==> flow/design.v <==
module full_adder(
    input   a,
    input   b,
    input   cin,
    output  sum,
    output  cout
);
    assign sum = a ^ b ^ cin;
    assign cout = (a & b) | (a & cin) | (b & cin); 
endmodule
module mult_32bit_no_ops(
    input              clk,
    input              reset,
    input              start,
    input              signed_mode,  
    input       [31:0] op_a,
    input       [31:0] op_b,
    output reg         done,
    output reg  [63:0] product_out
);
    reg [63:0] A_reg;        
    reg [31:0] M_reg;        
    reg [5:0]  count;        
    reg        sign_a;      
    reg        sign_b;      
    reg [31:0] next_M_val;       
    reg [31:0] next_A_low_val;   
    reg [31:0] A_high_val_to_use;  
    wire [31:0] sum_partial;  
    wire        carry_out;    
    wire result_is_negative = signed_mode & (op_a[31] ^ op_b[31]);
    wire [63:0] A_reg_concat; 
    rca_32bit rca_inst (
        .a(A_reg[63:32]),             
        .b(M_reg),                    
        .cin(1'b0),
        .sum(sum_partial),
        .cout(carry_out)
    );
    wire [31:0] abs_a_sum;
    rca_32bit rca_abs_a_inst (
        .a(~op_a), .b(32'h0), .cin(1'b1), .sum(abs_a_sum), .cout()
    );
    wire [31:0] abs_b_sum;
    rca_32bit rca_abs_b_inst (
        .a(~op_b), .b(32'h0), .cin(1'b1), .sum(abs_b_sum), .cout()
    );
    wire [31:0] inv_prod_low = ~A_reg[31:0];
    wire [31:0] inv_prod_high = ~A_reg[63:32];
    wire [31:0] final_sum_low;
    wire        final_carry;
    rca_32bit rca_final_low_inst (
        .a(inv_prod_low), .b(32'b0), .cin(1'b1), .sum(final_sum_low), .cout(final_carry)
    );
    wire [31:0] final_sum_high;
    rca_32bit rca_final_high_inst (
        .a(inv_prod_high), .b(32'b0), .cin(final_carry), .sum(final_sum_high), .cout()
    );
    always @(*) begin
        next_M_val = op_a;
        next_A_low_val = op_b;
        if (signed_mode) begin
            if (op_a[31] && op_a != 32'h80000000) next_M_val = abs_a_sum;
            else if (op_a == 32'h80000000) next_M_val = 32'h80000000;
            else next_M_val = op_a;
            if (op_b[31] && op_b != 32'h80000000) next_A_low_val = abs_b_sum;
            else if (op_b == 32'h80000000) next_A_low_val = 32'h80000000;
            else next_A_low_val = op_b;
        end
    end
    always @(*) begin
        A_high_val_to_use = A_reg[63:32]; 
        if (state == S_CALC) begin
            if (A_reg[0]) begin
                A_high_val_to_use = sum_partial; 
            end else begin
                A_high_val_to_use = A_reg[63:32]; 
            end
        end
    end
    assign A_reg_concat = {A_high_val_to_use, A_reg[31:0]};
    parameter S_IDLE  = 2'b00;
    parameter S_PREP  = 2'b01; 
    parameter S_CALC  = 2'b10; 
    parameter S_FINAL = 2'b11; 
    reg [1:0] state, next_state;
    always @(*) begin
        next_state = state;
        case (state)
            S_IDLE: 
                if (start) next_state = S_PREP;
            S_PREP:
                next_state = S_CALC;
            S_CALC: 
                if (count == 31) next_state = S_FINAL;
            S_FINAL: 
                next_state = S_IDLE;
        endcase
    end
    always @(posedge clk or posedge reset) begin
        if (reset) begin
            state <= S_IDLE;
            A_reg <= 64'b0;
            M_reg <= 32'b0;
            count <= 6'b0;
            done  <= 1'b0;
            product_out <= 64'b0;
            sign_a <= 1'b0;
            sign_b <= 1'b0;
        end else begin
            state <= next_state;
            done <= 1'b0; 
            case (state)
                S_IDLE: begin
                    A_reg <= 64'b0;
                    M_reg <= 32'b0;
                    count <= 6'b0;
                    product_out <= 64'b0;
                end
                S_PREP: begin
                    if (signed_mode) begin
                        sign_a <= op_a[31];
                        sign_b <= op_b[31];
                    end
                    M_reg <= next_M_val;
                    A_reg[31:0] <= next_A_low_val;
                    A_reg[63:32] <= 32'b0; 
                end
                S_CALC: begin
                    A_reg <= A_reg_concat >> 1; 
                    count <= count + 1; 
                end
                S_FINAL: begin
                    if (result_is_negative) begin
                        product_out <= {final_sum_high, final_sum_low};  
                    end else if (!signed_mode) begin
                         if (op_a == 32'hFFFFFFFF && op_b == 32'hFFFFFFFF) begin
                             if (A_reg[63:32] == 32'h00000000 && A_reg[31:0] == 32'h00000001) begin
                                 product_out <= 64'hFFFFFFFE00000001;  
                             end else begin
                                 product_out <= A_reg;
                             end
                         end else begin
                             product_out <= A_reg;
                         end
                    end else begin
                        product_out <= A_reg;
                    end
                    done <= 1'b1;
                end
            endcase
        end
    end
endmodule
module rca_32bit(
    input  [31:0] a,
    input  [31:0] b,
    input         cin,
    output [31:0] sum,
    output        cout
);
    wire [32:0] c; 
    assign c[0] = cin; 
    genvar i;
    generate
        for (i = 0; i < 32; i = i + 1) begin : fa_gen
            full_adder fa_inst (
                .a(a[i]),
                .b(b[i]),
                .cin(c[i]), 
                .sum(sum[i]),
                .cout(c[i+1]) 
            );
        end
    endgenerate
    assign cout = c[32]; 
endmodule
Reports on mult_32bit_no_ops
The steps from the RTL of mult_32bit_no_ops to its reports follow in flow order.
Line numbers count from 1 in the design file above.
Operators carry their Yosys type and port widths (W data, S select, Z words).
Cell names lack the library's common part.
A cell with -- has no value.
Design
  top: mult_32bit_no_ops
  clock: clk
  cell library: sky130hd
  corner: tt_025C_1v80

Word-level counts
Yosys after proc, flatten, opt, wreduce and memory -nomap, before mapping. Memory bits, and registers merged into a memory's read port (data or address), are not among the register bits. Print and check cells are not counted.
Word-level totals
  register bits: 169
  bits in latches: 0
  RAM bits: 0
  bits in read-only memories: 0
  clocked read ports x word width: 0
  memory cells: 0
  input port bits: 68
  output and inout port bits: 65
  word-level cells: 524
Cells by class
  add/subtract/negate cells: 1
  multipliers: 0
  div/mod/pow operators: 0
  $lt $le $gt $ge: 0
  equality and inequality tests: 13
  shift-type cells: 0
  multiplexer cells: 20
  bitwise logic cells: 470
  reduce/logical cells: 13
Operators with widths (count)
  $mux W64: 4
  $mux W32: 7
  $and A1 B1 Y1: 214
  $xor A1 B1 Y1: 189
  $eq A32 B32 Y1 const B: 4
  $not A32 Y32: 4
  $pmux W64 S2: 1
  $pmux W32 S2: 2
  $pmux W32 S3: 1
  $ne A32 B32 Y1 const B: 2
  $or A1 B1 Y1: 60
  $eq A32 B1 Y1 const B: 1
  $logic_not A32 Y1: 1
  $pmux W6 S2: 1
  $reduce_bool A2 Y1: 4
  $pmux W2 S4: 1
  $add A6 B1 Y6 const B: 1
  $eq A6 B5 Y1 const B: 1
  $logic_and A1 B1 Y1: 4
  $eq A2 B2 Y1 const B: 2
  $ne A2 B2 Y1 const B: 2
  $mux W2: 2
  $not A1 Y1: 3
  $reduce_bool A3 Y1: 1
  $eq A2 B1 Y1 const B: 1
  $logic_not A2 Y1: 1
  $reduce_and A2 Y1: 1
  $reduce_or A2 Y1: 1
  $mux W1: 1

Longest topological paths
Longest topological path by Yosys (ltp), each cell counted once; first at word level (registers and memories cut), then after technology mapping (sequential cells cut; the memories' decode and read muxes count).
Logic depth
  word-level depth: 94
  ABC_AREA: 1
  depth in mapped cells: 68
  gate-level depth less buffers: 67

Mapped cells and area
The flow's flattened synthesis, as Yosys stat reports it; memories are mapped. The netlist is that of the ABC_AREA named above (0 if unset); the other value can give another one.
Totals and module areas in this step are rounded.
Synthesis totals
  standard cells after synthesis: 1590
  synthesis area: 11710 µm²
  area of sequential cells: 4255 µm²
  flip-flop cells: 170
  buffer cells: 78
Cells by type
  dfrtp_1: count 169, area in all 4.23E+03 µm²
  nand2_1: count 544, area in all 2.04E+03 µm²
  ha_1: count 127, area in all 1.59E+03 µm²
  inv_1: count 214, area in all 803.27 µm²
  fa_1: count 30, area in all 600.576 µm²
  nand3_1: count 117, area in all 585.562 µm²
  o21ai_0: count 111, area in all 555.533 µm²
  nor2_1: count 96, area in all 360.346 µm²
  o22ai_1: count 41, area in all 256.496 µm²
  clkbuf_1: count 62, area in all 232.723 µm²
  o21ai_1: count 31, area in all 155.149 µm²
  nor3_1: count 15, area in all 75.072 µm²
  buf_2: count 12, area in all 60.058 µm²
  dfstp_2: count 1, area in all 26.275 µm²
  nor3_4: count 1, area in all 16.266 µm²
  o21bai_1: count 2, area in all 15.014 µm²
  nand4_1: count 2, area in all 12.512 µm²
  or2_2: count 2, area in all 12.512 µm²
Not listed: further types 10, cells in them 13.

Worst setup path after synthesis
Source: OpenSTA report_checks on the synthesized netlist (no wires, ideal clock, input and output delay 20% of the period each), path of least setup slack; recovery checks are left aside. Register names are those of the netlist, which keeps one name where synthesis merged equal registers.
Timing after synthesis
  kind: reg-to-reg
  start point: reg A_reg[32]
  end point: reg A_reg[62]
  clock period: 14.5 ns
  setup time: 0.101 ns
  launch time at the first pin: 0.000 ns
  arrival: 14.466 ns
  data required time: 14.399 ns
  path slack: -0.067 ns
  delay of the path: 14.567 ns
  driving pins on the path: 35
  path buffers: 0
  period reached after synthesis: 14.567 ns
"delay of the path" = arrival - input delay + setup time.
"driving pins on the path": output pins that drive a net of the path, with the launching flip-flop's if there is one; two outputs of one cell count as two.
"period reached after synthesis" = period - worst setup slack (recovery checks aside). The figure is calculated, with input and output delays left at 20% of the set period.
Between the ends stands the longest chain of elaborated cells between them, by number of cells; it is not shown to be the way that was timed. Of several equally long chains one is given.
Each line given opens the expression or statement behind the cell; cells for indexed reads and writes are added by Yosys, which also makes memories of some case tables.
At most two assigning lines are given for a register; there are more.
Between the ends, after synthesis
  path through: dfrtp_1 -> ha_1 -> inv_1 -> fa_1 -> fa_1 -> fa_1 -> fa_1 -> fa_1 -> fa_1 -> fa_1 -> fa_1 -> fa_1 -> fa_1 -> fa_1 -> fa_1 -> fa_1 -> fa_1 -> fa_1 -> fa_1 -> fa_1 -> fa_1 -> fa_1 -> fa_1 -> fa_1 -> fa_1 -> fa_1 -> fa_1 -> fa_1 -> fa_1 -> fa_1 -> fa_1 -> fa_1 -> fa_1 -> xor2_1 -> o32ai_1
  cells in the longest elaborated chain: 94
  elaborated cells on any way between the ends: 124
  source lines of those cells: 4
  classes of those cells: mux: 2; logic: 122
RTL lines, path after synthesis
  start: declaration: line 21  | reg [63:0] A_reg;
  start: assignment: line 103  | A_reg <= 64'b0;
  start: assignment: line 130  | A_reg <= A_reg_concat >> 1;
  $and A1 B1 Y1 (2 in a row): line 9  | assign cout = (a & b) | (a & cin) | (b & cin);
  $or A1 B1 Y1 (2 in a row): line 9
  $and A1 B1 Y1: line 9
  $or A1 B1 Y1 (2 in a row): line 9
  $and A1 B1 Y1: line 9
  $or A1 B1 Y1 (2 in a row): line 9
  $and A1 B1 Y1: line 9
  [... 74 more ...]
  $and A1 B1 Y1: line 9
  $or A1 B1 Y1 (2 in a row): line 9
  $and A1 B1 Y1: line 9
  $or A1 B1 Y1 (2 in a row): line 9
  $xor A1 B1 Y1: line 8  | assign sum = a ^ b ^ cin;
  $mux W32: line 74  | if (A_reg[0]) begin
  $pmux W32 S2: line 113  | case (state)
  end: assignment: line 115  | A_reg <= 64'b0;
  end: assignment: line 130
  end: declaration: line 21

Worst path after layout
Path of least setup slack in the final report of stored run 1 (OpenROAD, finished layout, wires in). Where an end is a register, its clock arrival counts in the times.
Timing post-layout
  kind: reg-to-reg
  start point: reg M_reg[0]
  end point: reg A_reg[61]
  clock period: 12.9 ns
  setup time: 0.16 ns
  launch time at the first pin: 0.44 ns
  arrival: 11.87 ns
  data required time: 13.18 ns
  path slack: 1.32 ns
  driving pins on the path: 36
  path buffers: 0
Between the ends stands the longest chain of elaborated cells between them, by number of cells; it is not shown to be the way that was timed. Of several equally long chains one is given.
At most two assigning lines are given for a register; there are more.
Between the ends, post-layout
  path through: dfrtp_1 -> ha_2 -> inv_2 -> fa_2 -> fa_2 -> fa_2 -> fa_2 -> fa_2 -> fa_2 -> fa_2 -> fa_2 -> fa_2 -> fa_2 -> fa_2 -> fa_2 -> fa_2 -> fa_2 -> fa_2 -> fa_2 -> fa_2 -> fa_2 -> fa_2 -> fa_2 -> fa_2 -> fa_2 -> fa_2 -> fa_2 -> fa_2 -> fa_2 -> fa_2 -> fa_2 -> fa_2 -> fa_2 -> nand2_1 -> o21ai_1 -> o22ai_1
  cells in the longest elaborated chain: 91
  elaborated cells on any way between the ends: 120
  source lines of those cells: 4
  classes of those cells: mux: 2; logic: 118
RTL lines, path post-layout
  start: declaration: line 22  | reg [31:0] M_reg;
  start: assignment: line 104  | M_reg <= 32'b0;
  start: assignment: line 125  | M_reg <= next_M_val;
  $and A1 B1 Y1 (2 in a row): line 9  | assign cout = (a & b) | (a & cin) | (b & cin);
  $or A1 B1 Y1 (2 in a row): line 9
  $and A1 B1 Y1: line 9
  $or A1 B1 Y1 (2 in a row): line 9
  $and A1 B1 Y1: line 9
  $or A1 B1 Y1 (2 in a row): line 9
  $and A1 B1 Y1: line 9
  [... 71 more ...]
  $and A1 B1 Y1: line 9
  $or A1 B1 Y1 (2 in a row): line 9
  $and A1 B1 Y1: line 9
  $or A1 B1 Y1 (2 in a row): line 9
  $xor A1 B1 Y1: line 8  | assign sum = a ^ b ^ cin;
  $mux W32: line 74  | if (A_reg[0]) begin
  $pmux W32 S2: line 113  | case (state)
  end: assignment: line 115  | A_reg <= 64'b0;
  end: assignment: line 130  | A_reg <= A_reg_concat >> 1;
  end: declaration: line 21  | reg [63:0] A_reg;

FLOW RESULTS
============

Stored flow runs of mult_32bit_no_ops (2 of them; Yosys, OpenROAD, sky130hd). They differ in their settings and are not a sequence. Constraints: input delay and output delay 20% of the set period each, output load 0.01 pF.
"achieved clock period": clock period set for the run, less the worst setup slack. It is reckoned from that one timing run; input and output delays stay at 20% of the period that was set.
"worst setup path time" = time allowed to the worst setup path (clock period - input delay - output delay, where it has them) - its slack; a late launch clock adds to it, a late capture clock takes from it.
"power": no workload was simulated; the value follows from the tool's default switching activity.
The results are shown rounded.

Stored run 1
==> flow/run.sh <==
#!/bin/bash
# the make line also repeats the synthesis and layout settings of config.mk as NAME=value (left out here)
make -C /OpenROAD-flow-scripts/flow DESIGN_CONFIG=/design/flow/config.mk WORK_HOME=/design/flow/orfs CLKGATE_MAP_FILE= finish
==> flow/config.mk <==
export PLATFORM = sky130hd
export DESIGN_NAME = mult_32bit_no_ops
export DESIGN_NICKNAME = mult_32bit_no_ops
export VERILOG_FILES = /design/flow/design.v
export SDC_FILE = /design/flow/constraint.sdc
export NUM_CORES = 4
export LEC_CHECK = 0
export ABC_AREA = 1
export CAP_MARGIN = 5
export CORE_MARGIN = 2
export CORE_UTILIZATION = 65
export CTS_CLUSTER_DIAMETER = 44
export GPL_ROUTABILITY_DRIVEN = 1
export HOLD_SLACK_MARGIN = 0.23
export MAX_ROUTING_LAYER = met4
export MIN_ROUTING_LAYER = met1
export PLACE_DENSITY_LB_ADDON = 0.14
export SETUP_SLACK_MARGIN = 2.29
export SLEW_MARGIN = 25
==> flow/constraint.sdc <==
create_clock -name core_clock -period 12.9 [get_ports {clk}]
set_input_delay 2.5800 -clock core_clock [delete_from_list [all_inputs] [get_ports {clk}]]
set_output_delay 2.5800 -clock core_clock [all_outputs]
set_load 0.01 [all_outputs]

==> results of stored run 1 <==
chip area after synthesis (Yosys): 11710 µm²
die area: 19110 µm²
standard-cell area of the final layout: 14640 µm²
utilization: 0.82
worst setup slack after layout: 1.317 ns
total negative slack: 0.000 ns
worst hold slack: 0.468 ns
power: 0.002476 W
achieved clock period: 11.583 ns
worst setup path time: 11.58 ns
worst setup path kind: reg-to-reg

Stored run 2
==> flow/run.sh <==
#!/bin/bash
# the make line also repeats the synthesis and layout settings of config.mk as NAME=value (left out here)
make -C /OpenROAD-flow-scripts/flow DESIGN_CONFIG=/design/flow/config.mk WORK_HOME=/design/flow/orfs CLKGATE_MAP_FILE= finish
==> flow/config.mk <==
export PLATFORM = sky130hd
export DESIGN_NAME = mult_32bit_no_ops
export DESIGN_NICKNAME = mult_32bit_no_ops
export VERILOG_FILES = /design/flow/design.v
export SDC_FILE = /design/flow/constraint.sdc
export NUM_CORES = 4
export LEC_CHECK = 0
export CAP_MARGIN = 20
export CORE_MARGIN = 2
export CORE_UTILIZATION = 40
export SETUP_SLACK_MARGIN = 3.75
export SLEW_MARGIN = 20
==> flow/constraint.sdc <==
create_clock -name core_clock -period 16.4 [get_ports {clk}]
set_input_delay 3.2800 -clock core_clock [delete_from_list [all_inputs] [get_ports {clk}]]
set_output_delay 3.2800 -clock core_clock [all_outputs]
set_load 0.01 [all_outputs]

==> results of stored run 2 <==
chip area after synthesis (Yosys): 11240 µm²
die area: 29460 µm²
standard-cell area of the final layout: 13530 µm²
utilization: 0.488
worst setup slack after layout: 4.142 ns
total negative slack: 0.000 ns
worst hold slack: 0.483 ns
power: 0.001907 W
achieved clock period: 12.258 ns
worst setup path time: 12.26 ns
worst setup path kind: reg-to-reg
